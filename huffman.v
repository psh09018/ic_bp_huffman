==> flow/design.v <==
module huffman(clk, reset, gray_valid, CNT_valid,  gray_data, CNT1, CNT2, CNT3, CNT4, CNT5, CNT6,
    code_valid, HC1, HC2, HC3, HC4, HC5, HC6, M1, M2, M3, M4, M5, M6);
input clk;
input reset;
input gray_valid;
input [7:0] gray_data;
output reg CNT_valid;
output reg [7:0] CNT1, CNT2, CNT3, CNT4, CNT5, CNT6;
output reg code_valid;
output reg [7:0] HC1, HC2, HC3, HC4, HC5, HC6;
output reg [7:0] M1, M2, M3, M4, M5, M6;
reg [7:0] SET[0:5];
reg [5:0] SET_flag[0:5];
reg [2:0] num;
reg [2:0] times;
reg [2:0] count;
reg [6:0] amount; 
reg [2:0] endpoint;
reg [2:0] bitpos[0:5];
reg [2:0] state;
reg [2:0] nextstate;
parameter Initialization = 3'd0;
parameter OutputCNT = 3'd1;
parameter Sort = 3'd2;
parameter Encode = 3'd3;
parameter FinalStage = 3'd4;
parameter Finish = 3'd5;
always@(posedge clk or posedge reset) begin
	if(reset) state <= Initialization;
	else state <= nextstate;
end
always@(*) begin
	case(state)
		Initialization: begin
			if(amount==7'd100) nextstate = OutputCNT;
			else nextstate = Initialization;
		end
		OutputCNT: nextstate = Sort;
		Sort: begin
			if(times==3'd7) nextstate = Encode;
			else nextstate = Sort;
		end
		Encode: begin
			if(endpoint==3'd1) nextstate = FinalStage;
			else nextstate = Sort;
		end
		FinalStage: nextstate = Finish;
		default: nextstate = Finish;
	endcase
end
always@(posedge clk) begin
	if(reset) begin
		CNT1 <= 8'd0;
		CNT2 <= 8'd0;
		CNT3 <= 8'd0;
		CNT4 <= 8'd0;
		CNT5 <= 8'd0;
		CNT6 <= 8'd0;
		CNT_valid <= 0;
		amount <= 7'd0;
		count <= 3'd0;
		num <= 3'd0;
		times <= 3'd0;
		SET[0] <= 8'd0;
		SET[1] <= 8'd0;
		SET[2] <= 8'd0;
		SET[3] <= 8'd0;
		SET[4] <= 8'd0;
		SET[5] <= 8'd0;
		SET_flag[0] <= 6'b000001;
		SET_flag[1] <= 6'b000010;
		SET_flag[2] <= 6'b000100;
		SET_flag[3] <= 6'b001000;
		SET_flag[4] <= 6'b010000;
		SET_flag[5] <= 6'b100000;
		endpoint <= 3'd5;
		HC1 <= 8'd0;
		HC2 <= 8'd0;
		HC3 <= 8'd0;
		HC4 <= 8'd0;
		HC5 <= 8'd0;
		HC6 <= 8'd0;
		M1 <= 8'd0;
		M2 <= 8'd0;
		M3 <= 8'd0;
		M4 <= 8'd0;
		M5 <= 8'd0;
		M6 <= 8'd0;
		bitpos[0] <= 3'd0;
		bitpos[1] <= 3'd0;
		bitpos[2] <= 3'd0;
		bitpos[3] <= 3'd0;
		bitpos[4] <= 3'd0;
		bitpos[5] <= 3'd0;
		code_valid <= 0;
	end
	else begin
		case(state)
			Initialization: begin
				if(gray_valid) begin
					case(gray_data)
						8'h01: CNT1 <= CNT1 + 8'd1;
						8'h02: CNT2 <= CNT2 + 8'd1;
						8'h03: CNT3 <= CNT3 + 8'd1;
						8'h04: CNT4 <= CNT4 + 8'd1;
						8'h05: CNT5 <= CNT5 + 8'd1;
						8'h06: CNT6 <= CNT6 + 8'd1;
					endcase
					amount <= amount + 7'd1;
				end
			end
			OutputCNT: begin
				count <= 3'd0;
				num <= 3'd1;
				times <= 3'd2;
				CNT_valid <= 1;
				SET[0] <= CNT1;
				SET[1] <= CNT2;
				SET[2] <= CNT3;
				SET[3] <= CNT4;
				SET[4] <= CNT5;
				SET[5] <= CNT6;			
			end
			Sort: begin
				CNT_valid <= 0;
				if(times!=7) begin
					if(SET[num] > SET[count]) begin
						SET[num] <= SET[count];
						SET[count] <= SET[num];
						SET_flag[num] <= SET_flag[count];
						SET_flag[count] <= SET_flag[num];
						if(count!=0) num <= num - 3'd1;
					end
					if(count==3'd0) begin
						num <= times;
						times <= times + 3'd1;
						count <= times - 3'd1;
					end
					else begin
						count <= count - 3'd1;
					end
				end
			end
			Encode: begin
				endpoint <= endpoint - 3'd1;
				if(SET_flag[endpoint][0]) begin
					M1[bitpos[0]] <= 1;
					HC1[bitpos[0]] <= 1;
					bitpos[0] <= bitpos[0] + 3'd1;
				end
				if(SET_flag[endpoint][1]) begin
					M2[bitpos[1]] <= 1;
					HC2[bitpos[1]] <= 1;
					bitpos[1] <= bitpos[1] + 3'd1;
				end
				if(SET_flag[endpoint][2]) begin
					M3[bitpos[2]] <= 1;
					HC3[bitpos[2]] <= 1;
					bitpos[2] <= bitpos[2] + 3'd1;
				end
				if(SET_flag[endpoint][3]) begin
					M4[bitpos[3]] <= 1;
					HC4[bitpos[3]] <= 1;
					bitpos[3] <= bitpos[3] + 3'd1;
				end
				if(SET_flag[endpoint][4]) begin
					M5[bitpos[4]] <= 1;
					HC5[bitpos[4]] <= 1;
					bitpos[4] <= bitpos[4] + 3'd1;
				end
				if(SET_flag[endpoint][5]) begin
					M6[bitpos[5]] <= 1;
					HC6[bitpos[5]] <= 1;
					bitpos[5] <= bitpos[5] + 3'd1;
				end
				if(SET_flag[endpoint-3'd1][0]) begin
					M1[bitpos[0]] <= 1;
					HC1[bitpos[0]] <= 0;
					bitpos[0] <= bitpos[0] + 3'd1;
				end
				if(SET_flag[endpoint-3'd1][1]) begin
					M2[bitpos[1]] <= 1;
					HC2[bitpos[1]] <= 0;
					bitpos[1] <= bitpos[1] + 3'd1;
				end
				if(SET_flag[endpoint-3'd1][2]) begin
					M3[bitpos[2]] <= 1;
					HC3[bitpos[2]] <= 0;
					bitpos[2] <= bitpos[2] + 3'd1;
				end
				if(SET_flag[endpoint-3'd1][3]) begin
					M4[bitpos[3]] <= 1;
					HC4[bitpos[3]] <= 0;
					bitpos[3] <= bitpos[3] + 3'd1;
				end
				if(SET_flag[endpoint-3'd1][4]) begin
					M5[bitpos[4]] <= 1;
					HC5[bitpos[4]] <= 0;
					bitpos[4] <= bitpos[4] + 3'd1;
				end
				if(SET_flag[endpoint-3'd1][5]) begin
					M6[bitpos[5]] <= 1;
					HC6[bitpos[5]] <= 0;
					bitpos[5] <= bitpos[5] + 3'd1;
				end
				SET[endpoint] <= 8'd0;
				SET_flag[endpoint] <= 6'b000000;
				SET[endpoint-3'd1] <= SET[endpoint] + SET[endpoint-3'd1];
				SET_flag[endpoint-3'd1] <= SET_flag[endpoint] | SET_flag[endpoint-3'd1];
				count <= 3'd0;
				num <= 3'd1;
				times <= 3'd2;
			end
			FinalStage: code_valid <= 1;
			Finish: code_valid <= 0;
		endcase
	end
end
endmodule
From RTL to reports: huffman
The steps from the RTL of huffman to its reports follow in flow order.
Lines are those of the file above, counted from 1.
Operators: Yosys type, input widths -> output width; for muxes data width and select width s.
{"block": "inputs", "top_module": "huffman", "clock_port": "clk", "cell_library": "sky130hd", "corner": "tt_025C_1v80"}

Word-level counts
Source: Yosys, flattened and elaborated. Widths are those after wreduce. Print and check cells do not count.
Memory sizes are those after Yosys's memory passes, which may raise the word count (mostly to a power of two), join words into wider ones and drop unused or constant bits.
{"block": "classes", "n_addsub": 25, "n_cmp": 1, "n_eq": 19, "shift": 12, "n_mux": 158, "n_logic": 56, "reduce_and_logical": 34}
{"block": "ops", "operator": "$mux 8", "count": 73}
{"block": "ops", "operator": "$and 8x8->8", "count": 24}
{"block": "ops", "operator": "$or 8x8->8", "count": 24}
{"block": "ops", "operator": "$mux 3", "count": 50}
{"block": "ops", "operator": "$shift 1x4->8 const A", "count": 12}
{"block": "ops", "operator": "$mux 6", "count": 13}
{"block": "ops", "operator": "$add 8x1->8 const B", "count": 6}
{"block": "ops", "operator": "$not 8->8", "count": 6}
{"block": "ops", "operator": "$neg 3->4", "count": 6}
{"block": "ops", "operator": "$eq 8x3->1 const B", "count": 3}
{"block": "ops", "operator": "$add 3x1->3 const B", "count": 7}
{"block": "ops", "operator": "$reduce_and 3->1", "count": 7}
{"block": "ops", "operator": "$reduce_bool 2->1", "count": 9}
{"block": "ops", "operator": "$reduce_or 6->1", "count": 3}
{"block": "ops", "operator": "$pmux 3 s2", "count": 3}
{"block": "ops", "operator": "$reduce_and 2->1", "count": 8}
{"block": "ops", "operator": "$eq 8x2->1 const B", "count": 2}
{"block": "ops", "operator": "$reduce_or 8->1", "count": 2}
{"block": "ops", "operator": "$mux 1", "count": 16}
{"block": "ops", "operator": "$sub 3x1->3 const B", "count": 4}
{"block": "ops", "operator": "$pmux 3 s4", "count": 1}
{"block": "ops", "operator": "$eq 3x3->1 const B", "count": 3}
{"block": "ops", "operator": "$ne 3x3->1 const B", "count": 3}
{"block": "ops", "operator": "$eq 8x1->1 const B", "count": 1}
{"block": "ops", "operator": "$add 8x8->8", "count": 1}
{"block": "ops", "operator": "$gt 8x8->1", "count": 1}
{"block": "ops", "operator": "$add 7x1->7 const B", "count": 1}
{"block": "ops", "operator": "$eq 7x7->1 const B", "count": 1}
Not listed: further kinds 10, cells in them 15.
{"block": "word_totals", "register_bits": 186, "ram_bits": 112, "n_memories": 2, "inputBits": 11, "output_inout_bits": 146, "wordCells": 339}
{"block": "mem_list", "memory": "SET", "words": 8, "word_bits": 8, "line_no": 12, "rtl": "reg [7:0] SET[0:5];"}
{"block": "mem_list", "memory": "SET_flag", "words": 8, "word_bits": 6, "line_no": 13, "rtl": "reg [5:0] SET_flag[0:5];"}

Longest topological paths
Yosys ltp: most cells in a row. Word level: on the elaborated netlist, between registers, memories and ports. Mapped: between sequential cells and ports; inverters and the memories' decode and read muxes count.
{"block": "logic_depth", "ltp_word": 11, "abc_area": 1, "ltp_mapped": 23}

Netlist
Yosys stat after the flow's synthesis: flattened, memories mapped to cells. It holds for the ABC_AREA given above (unset counts as 0); a run with the other value may have another netlist.
{"block": "mapped", "cells": 2779, "mapped_area_um2": 19209.7, "flip_flops": 310, "n_buf": 148}
{"block": "types", "cell_type": "sky130_fd_sc_hd__dfxtp_1", "count": 192}
{"block": "types", "cell_type": "sky130_fd_sc_hd__edfxtp_1", "count": 112}
{"block": "types", "cell_type": "sky130_fd_sc_hd__nand2_1", "count": 675}
{"block": "types", "cell_type": "sky130_fd_sc_hd__o21ai_0", "count": 405}
{"block": "types", "cell_type": "sky130_fd_sc_hd__a21oi_1", "count": 250}
{"block": "types", "cell_type": "sky130_fd_sc_hd__nand3_1", "count": 243}
{"block": "types", "cell_type": "sky130_fd_sc_hd__inv_1", "count": 230}
{"block": "types", "cell_type": "sky130_fd_sc_hd__ha_1", "count": 54}
{"block": "types", "cell_type": "sky130_fd_sc_hd__nor2_1", "count": 175}
{"block": "types", "cell_type": "sky130_fd_sc_hd__clkbuf_1", "count": 73}
{"block": "types", "cell_type": "sky130_fd_sc_hd__buf_2", "count": 51}
{"block": "types", "cell_type": "sky130_fd_sc_hd__nor3_1", "count": 43}
{"block": "types", "cell_type": "sky130_fd_sc_hd__o211ai_1", "count": 27}
{"block": "types", "cell_type": "sky130_fd_sc_hd__o21ai_1", "count": 39}
{"block": "types", "cell_type": "sky130_fd_sc_hd__a31oi_1", "count": 26}
{"block": "types", "cell_type": "sky130_fd_sc_hd__nand2_2", "count": 26}
{"block": "types", "cell_type": "sky130_fd_sc_hd__dfrtp_1", "count": 5}
{"block": "types", "cell_type": "sky130_fd_sc_hd__nand4_1", "count": 17}
Other cell types: 35; their cells: 136.

Path before layout
Source: OpenSTA report_checks on the synthesized netlist (no wires, ideal clock, input and output delay 20% of the period each), path of least setup slack; recovery checks are left aside. Register names are those of the netlist, which keeps one name where synthesis merged equal registers.
{"block": "synth_timing", "kind": "register -> register", "start": "register endpoint[0]", "end": "memory (name not given)", "period_ns": 8.52, "arrival_time_ns": 3.463, "required_time_ns": 8.253, "slack_ns": 4.790, "path_delay_ns": 3.730, "path_stages": 23, "path_buffers": 6, "synth_period_reached_ns": 3.73}
"path_delay_ns" is the arrival time less input delay plus setup time.
"path_stages" counts driving pins, that of a launching flip-flop among them; a cell with two outputs on the path counts twice.
"synth_period_reached_ns" is the clock period less the worst setup slack; recovery checks do not enter. This is arithmetic on one report: input and output delays are still those of the set period (20% each).
The rows between start and end are the longest chain of elaborated cells between them; the timing report does not say that the signal goes this way. Where chains are equally long, one stands for them.
Each line given opens the expression or statement behind the cell; cells for indexed reads and writes are added by Yosys, which also makes memories of some case tables.
The chain passes a memory read, where the word-level depth is cut; so it can be longer than that depth.
{"block": "synth_between", "path_cell_list": "sky130_fd_sc_hd__dfxtp_1 sky130_fd_sc_hd__buf_2 sky130_fd_sc_hd__inv_1 sky130_fd_sc_hd__clkbuf_1 sky130_fd_sc_hd__clkbuf_1 sky130_fd_sc_hd__ha_1 sky130_fd_sc_hd__buf_2 sky130_fd_sc_hd__buf_2 sky130_fd_sc_hd__clkbuf_1 sky130_fd_sc_hd__a21oi_1 sky130_fd_sc_hd__o21ai_0 sky130_fd_sc_hd__a31oi_1 sky130_fd_sc_hd__ha_1 sky130_fd_sc_hd__inv_1 sky130_fd_sc_hd__fa_1 sky130_fd_sc_hd__inv_1 sky130_fd_sc_hd__nand2_1 sky130_fd_sc_hd__a21oi_1 sky130_fd_sc_hd__o21ai_0 sky130_fd_sc_hd__nand2_1 sky130_fd_sc_hd__o21ai_1 sky130_fd_sc_hd__nand2_1 sky130_fd_sc_hd__o21ai_0", "elab_chain_len": 6, "cells_between": 12, "cone_classes": "add/sub: 2; mux: 9; memory: 1"}
{"block": "synth_rtl", "item": "start, declared", "line_no": 18, "rtl": "reg [2:0] endpoint;"}
{"block": "synth_rtl", "item": "start, assigned", "line_no": 76, "rtl": "endpoint <= 3'd5;"}
{"block": "synth_rtl", "item": "start, assigned", "line_no": 145, "rtl": "endpoint <= endpoint - 3'd1;"}
{"block": "synth_rtl", "item": "$sub 3x1->3", "line_no": 208, "rtl": "SET[endpoint-3'd1] <= SET[endpoint] + SET[endpoint-3'd1];"}
{"block": "synth_rtl", "item": "$mem_v2 8x8", "line_no": 12, "rtl": "reg [7:0] SET[0:5];"}
{"block": "synth_rtl", "item": "$add 8x8->8", "line_no": 208}
{"block": "synth_rtl", "item": "$mux 8", "line_no": 98, "rtl": "case(state)"}
{"block": "synth_rtl", "item": "$mux 8", "line_no": 52, "rtl": "if(reset) begin"}
{"block": "synth_rtl", "item": "$mux 8"}

Path in the finished layout
From the final timing report of run 1: the path of least setup slack in the routed layout; clock arrival at registers is part of the times.
{"block": "layout_timing", "kind": "register -> register", "start": "register (name not given)", "end": "memory SET_flag[5][2]", "period_ns": 5.7, "arrival_time_ns": 4.81, "required_time_ns": 6.00, "slack_ns": 1.19, "path_stages": 18, "path_buffers": 1}
{"block": "layout_between", "path_cell_list": "sky130_fd_sc_hd__dfxtp_2 sky130_fd_sc_hd__inv_1 sky130_fd_sc_hd__buf_4 sky130_fd_sc_hd__a21oi_1 sky130_fd_sc_hd__o21ai_0 sky130_fd_sc_hd__nand3_1 sky130_fd_sc_hd__and2_1 sky130_fd_sc_hd__ha_1 sky130_fd_sc_hd__nand2_1 sky130_fd_sc_hd__nor2_1 sky130_fd_sc_hd__nand3_1 sky130_fd_sc_hd__nand2_1 sky130_fd_sc_hd__inv_1 sky130_fd_sc_hd__nand3_2 sky130_fd_sc_hd__nand2_2 sky130_fd_sc_hd__nand2_1 sky130_fd_sc_hd__inv_1 sky130_fd_sc_hd__o21ai_0"}
{"block": "layout_rtl", "item": "end, declared", "line_no": 13, "rtl": "reg [5:0] SET_flag[0:5];"}
No chain of elaborated cells between the ends is given.

Top module huffman; platform sky130hd; tools Yosys and OpenROAD; 2 stored runs in no particular order. Input and output delays are each 20% of the period that was set; the output load is 0.01 pF.
"achieved_period_ns" = clock period - worst setup slack. The figure is calculated, with input and output delays left at 20% of the set period.
"worst_path_allowed_less_slack_ns" means the part of the period allowed to the worst setup path (the constraints hold back 20% at inputs and 20% at outputs) less its slack; where the path has registers, the arrival times of their clocks count too.
By "fin_power_uw" is meant OpenSTA's value without simulated activity: inputs other than the clock are taken to toggle once in ten clock periods, and the tool carries that through the logic.

{"run": "run 1", "settings": { "period_ns": 5.7, "CORE_UTILIZATION": 41, "SETUP_SLACK_MARGIN": 0.29, "PLACE_DENSITY": 0.92, "CORE_ASPECT_RATIO": 0.55, "CELL_PAD_IN_SITES_DETAIL_PLACEMENT": 0, "TNS_END_PERCENT": 25, "ABC_AREA": 1, "GPL_TIMING_DRIVEN": 1, "CAP_MARGIN": 20, "CORE_MARGIN": 2, "SLEW_MARGIN": 20 }, "results": { "synth_area_um2": 19209.7, "design.die.area_um2": 48678.0, "final_cell_area_um2": 21992.3, "layout_utilization_pct": 47.9, "final_setup_ws_ns": 1.194, "fin_tns_ns": 0.000, "final_hold_ws_ns": 0.436, "fin_power_uw": 4509, "achieved_period_ns": 4.506, "worst_path_allowed_less_slack_ns": 4.51, "worst_path_kind": "register -> register" }}
{"run": "run 2", "settings": { "period_ns": 2.99, "CORE_UTILIZATION": 31, "SETUP_SLACK_MARGIN": 0.25, "PLACE_DENSITY_LB_ADDON": 0.09, "CORE_ASPECT_RATIO": 0.8, "CORE_MARGIN": 8, "CELL_PAD_IN_SITES_GLOBAL_PLACEMENT": 2, "CELL_PAD_IN_SITES_DETAIL_PLACEMENT": 0, "TNS_END_PERCENT": 60, "CAP_MARGIN": 40, "MIN_ROUTING_LAYER": "met2", "SLEW_MARGIN": 20 }, "results": { "synth_area_um2": 18069.8, "design.die.area_um2": 66320.0, "final_cell_area_um2": 25758.5, "layout_utilization_pct": 44.5, "final_setup_ws_ns": -0.793, "fin_tns_ns": -148.481, "final_hold_ws_ns": 0.455, "fin_power_uw": 9949, "achieved_period_ns": 3.783, "worst_path_allowed_less_slack_ns": 3.78, "worst_path_kind": "register -> register" }}
